==> flow/design.v <==
module big_lcd(
input clk,
input reset,
input [15:0] lcd_readdata,
output lcd_read,
output wire [7:0] R,
output wire [7:0] G,
output wire [7:0] B,
output wire HSYNC,
output wire VSYNC,
output wire LCD_CLK
);
reg [10:0] counter_hs;
reg [10:0] counter_vs;
reg [20:0] pixel_counter;
assign LCD_CLK = reset == 1 ? clk : 0;
always@(posedge clk)
begin
if(reset == 1'b0)
	begin
		counter_hs <= 0;
		counter_vs <= 0;
	end
	else
		begin
			if(counter_hs == 1055	)
			begin
				if(counter_vs == 524)
					counter_vs <= 0;
				else
					counter_vs <= counter_vs + 1;
				counter_hs <= 0;
			end
			else
				counter_hs <= counter_hs + 1;
		end	
end
wire data_en;
assign lcd_read = (counter_hs >= 42 && counter_hs <= 681 && counter_vs >= 23  && counter_vs < 503) ? 1 : 0;
assign data_en = (counter_hs >= 46 && counter_hs <= 686 && counter_vs >= 23  && counter_vs < 503) ? 1 : 0;
assign VSYNC = (counter_vs >= 0 && counter_vs < 10) ? 0 : 1;
assign HSYNC = (counter_hs >= 0 && counter_hs < 10) ? 0 : 1;
assign R = data_en == 1 ? {lcd_readdata[15:11], lcd_readdata[15:13]} : 8'hff;
assign G = data_en == 1 ? {lcd_readdata[10:5], lcd_readdata[10:9]} : 8'h00;
assign B = data_en == 1 ? {lcd_readdata[4:0], lcd_readdata[4:2]} : 8'h0f;
endmodule
---- Step by step through the tools: big_lcd ----
The steps from the RTL of big_lcd to its reports follow in flow order.
Line numbers count from 1 in the design file above.
Cell names lack the library's common part.
The mark n/a stands for no value.
set-up
  design top .............................. big_lcd
  clock ................................... clk
  standard-cell library ................... sky130hd
  timing corner ........................... tt_025C_1v80

---- Elaborated design ----
Counts by Yosys on the flattened word-level netlist (proc, flatten, opt, wreduce; memories kept). Register bits leave out memories and registers merged into their read ports (data or address); mux counts leave out enables and synchronous resets folded into registers. Print and check cells are left out. Cells with the same type and inputs are merged into one.
word-level totals
  register bits ........................... 22
  output and inout port bits .............. 28
  elaborated cells ........................ 35
operators by class
  add/sub/neg operators ................... 2
  order comparisons ....................... 10
  equality and inequality tests ........... 2
  multiplexer cells ....................... 9
  bitwise logic cells ..................... 1
  reduce/logical cells .................... 9
operators with widths
  cell                                            count
  two-way mux 8 bit                               3
  adder 11 x 1 -> 11 bit with constant B          2
  >= comparator 11 x 1 -> 1 bit with constant B   2
  <= comparator 11 x 10 -> 1 bit with constant B  2
  < comparator 11 x 4 -> 1 bit with constant B    2
  >= comparator 11 x 6 -> 1 bit with constant B   2
  equality test 11 x 10 -> 1 bit with constant B  1
  equality test 11 bit with constant B            1
  >= comparator 11 x 5 -> 1 bit with constant B   1
  < comparator 11 x 9 -> 1 bit with constant B    1
  two-way mux 11 bit                              1
  logical AND 1 bit                               8
  two-way mux 1 bit                               5
  OR reduction 2 bit                              1
  NOT 1 bit                                       1

---- Longest topological paths ----
Yosys ltp: most cells in a row. Word level: on the elaborated netlist, between registers, memories and ports. Mapped: between sequential cells and ports; inverters and the memories' decode and read muxes count.
depth
  word-level depth ........................ 6
  ABC_AREA ................................ 1
  depth in mapped cells ................... 10
  gate-level depth less buffers ........... 10

---- After synthesis ----
Source: synth_stat.txt of the flow (Yosys; design flattened, memories mapped). It holds for the ABC_AREA given above (unset counts as 0); a run with the other value may have another netlist.
synthesis totals
  mapped cells ............................ 284
  chip area (Yosys) ....................... 1732.9 um^2
  area of sequential cells ................ 440.4 um^2
  flip-flops .............................. 22
cell types
  cell type  count  total area (um^2)
  dfxtp_1    22     440.422
  nand2_1    57     213.955
  inv_1      55     206.448
  nor2_1     44     165.158
  nand4_1    19     118.864
  nand3_1    20     100.096
  a21oi_1    13     65.062
  ha_1       5      62.56
  buf_4      7      52.55
  xor2_1     4      35.034
  nor2_2     5      31.28
  nor3_1     6      30.029
  o21ai_0    6      30.029
  nand4_4    1      21.27
  nand3_2    2      20.019
  nor2_8     1      20.019
  inv_2      5      18.768
  nand3_4    1      17.517
Other cell types: 9; their cells: 11.

Subject: flow runs of big_lcd

Hi,

Stored flow runs of big_lcd (2 of them; Yosys, OpenROAD, sky130hd). They differ in their settings and are not a sequence. Constraints: input delay and output delay 20% of the set period each, output load 0.01 pF.
By "finish__power__total" is meant OpenSTA's value without simulated activity: inputs other than the clock are taken to toggle once in ten clock periods, and the tool carries that through the logic.

Flow files of stored run 1
==> flow/run.sh <==
#!/bin/bash
# the make line also repeats the synthesis and layout settings of config.mk as NAME=value (left out here)
make -C /OpenROAD-flow-scripts/flow DESIGN_CONFIG=/design/flow/config.mk WORK_HOME=/design/flow/orfs CLKGATE_MAP_FILE= finish
==> flow/config.mk <==
export PLATFORM = sky130hd
export DESIGN_NAME = big_lcd
export DESIGN_NICKNAME = big_lcd
export VERILOG_FILES = /design/flow/design.v
export SDC_FILE = /design/flow/constraint.sdc
export NUM_CORES = 4
export LEC_CHECK = 0
export ABC_AREA = 1
export CAP_MARGIN = 20
export CELL_PAD_IN_SITES_GLOBAL_PLACEMENT = 0
export CORE_ASPECT_RATIO = 0.6
export CORE_MARGIN = 2
export CORE_UTILIZATION = 69
export MIN_ROUTING_LAYER = met2
export PLACE_DENSITY_LB_ADDON = 0.2
export SLEW_MARGIN = 20
export TNS_END_PERCENT = 15
==> flow/constraint.sdc <==
create_clock -name core_clock -period 2.53 [get_ports {clk}]
set_input_delay 0.5060 -clock core_clock [delete_from_list [all_inputs] [get_ports {clk}]]
set_output_delay 0.5060 -clock core_clock [all_outputs]
set_load 0.01 [all_outputs]

report of stored run 1: did not finish, place, FLW-0024

Flow files of stored run 2
==> flow/run.sh <==
#!/bin/bash
# the make line also repeats the synthesis and layout settings of config.mk as NAME=value (left out here)
make -C /OpenROAD-flow-scripts/flow DESIGN_CONFIG=/design/flow/config.mk WORK_HOME=/design/flow/orfs CLKGATE_MAP_FILE= finish
==> flow/config.mk <==
export PLATFORM = sky130hd
export DESIGN_NAME = big_lcd
export DESIGN_NICKNAME = big_lcd
export VERILOG_FILES = /design/flow/design.v
export SDC_FILE = /design/flow/constraint.sdc
export NUM_CORES = 4
export LEC_CHECK = 0
export ABC_AREA = 0
export CAP_MARGIN = 20
export CORE_ASPECT_RATIO = 0.52
export CORE_MARGIN = 2
export CORE_UTILIZATION = 38
export CTS_CLUSTER_SIZE = 38
export GPL_ROUTABILITY_DRIVEN = 1
export GPL_TIMING_DRIVEN = 0
export MIN_ROUTING_LAYER = met1
export PLACE_DENSITY = 0.39
export SETUP_SLACK_MARGIN = 0.66
export SLEW_MARGIN = 20
==> flow/constraint.sdc <==
create_clock -name core_clock -period 5.77 [get_ports {clk}]
set_input_delay 1.1540 -clock core_clock [delete_from_list [all_inputs] [get_ports {clk}]]
set_output_delay 1.1540 -clock core_clock [all_outputs]
set_load 0.01 [all_outputs]

report of stored run 2
yosys chip area after synthesis (um^2): 1455.1
finish__design__die__area: 4367.2
finish__design__instance__area__stdcell: 2075.7
finish__design__instance__utilization: 0.5605
finish__timing__setup__ws: 0.892
finish__timing__setup__tns: 0.000
finish__timing__hold__ws: 0.508
finish__power__total: 3.874e-04

Regards
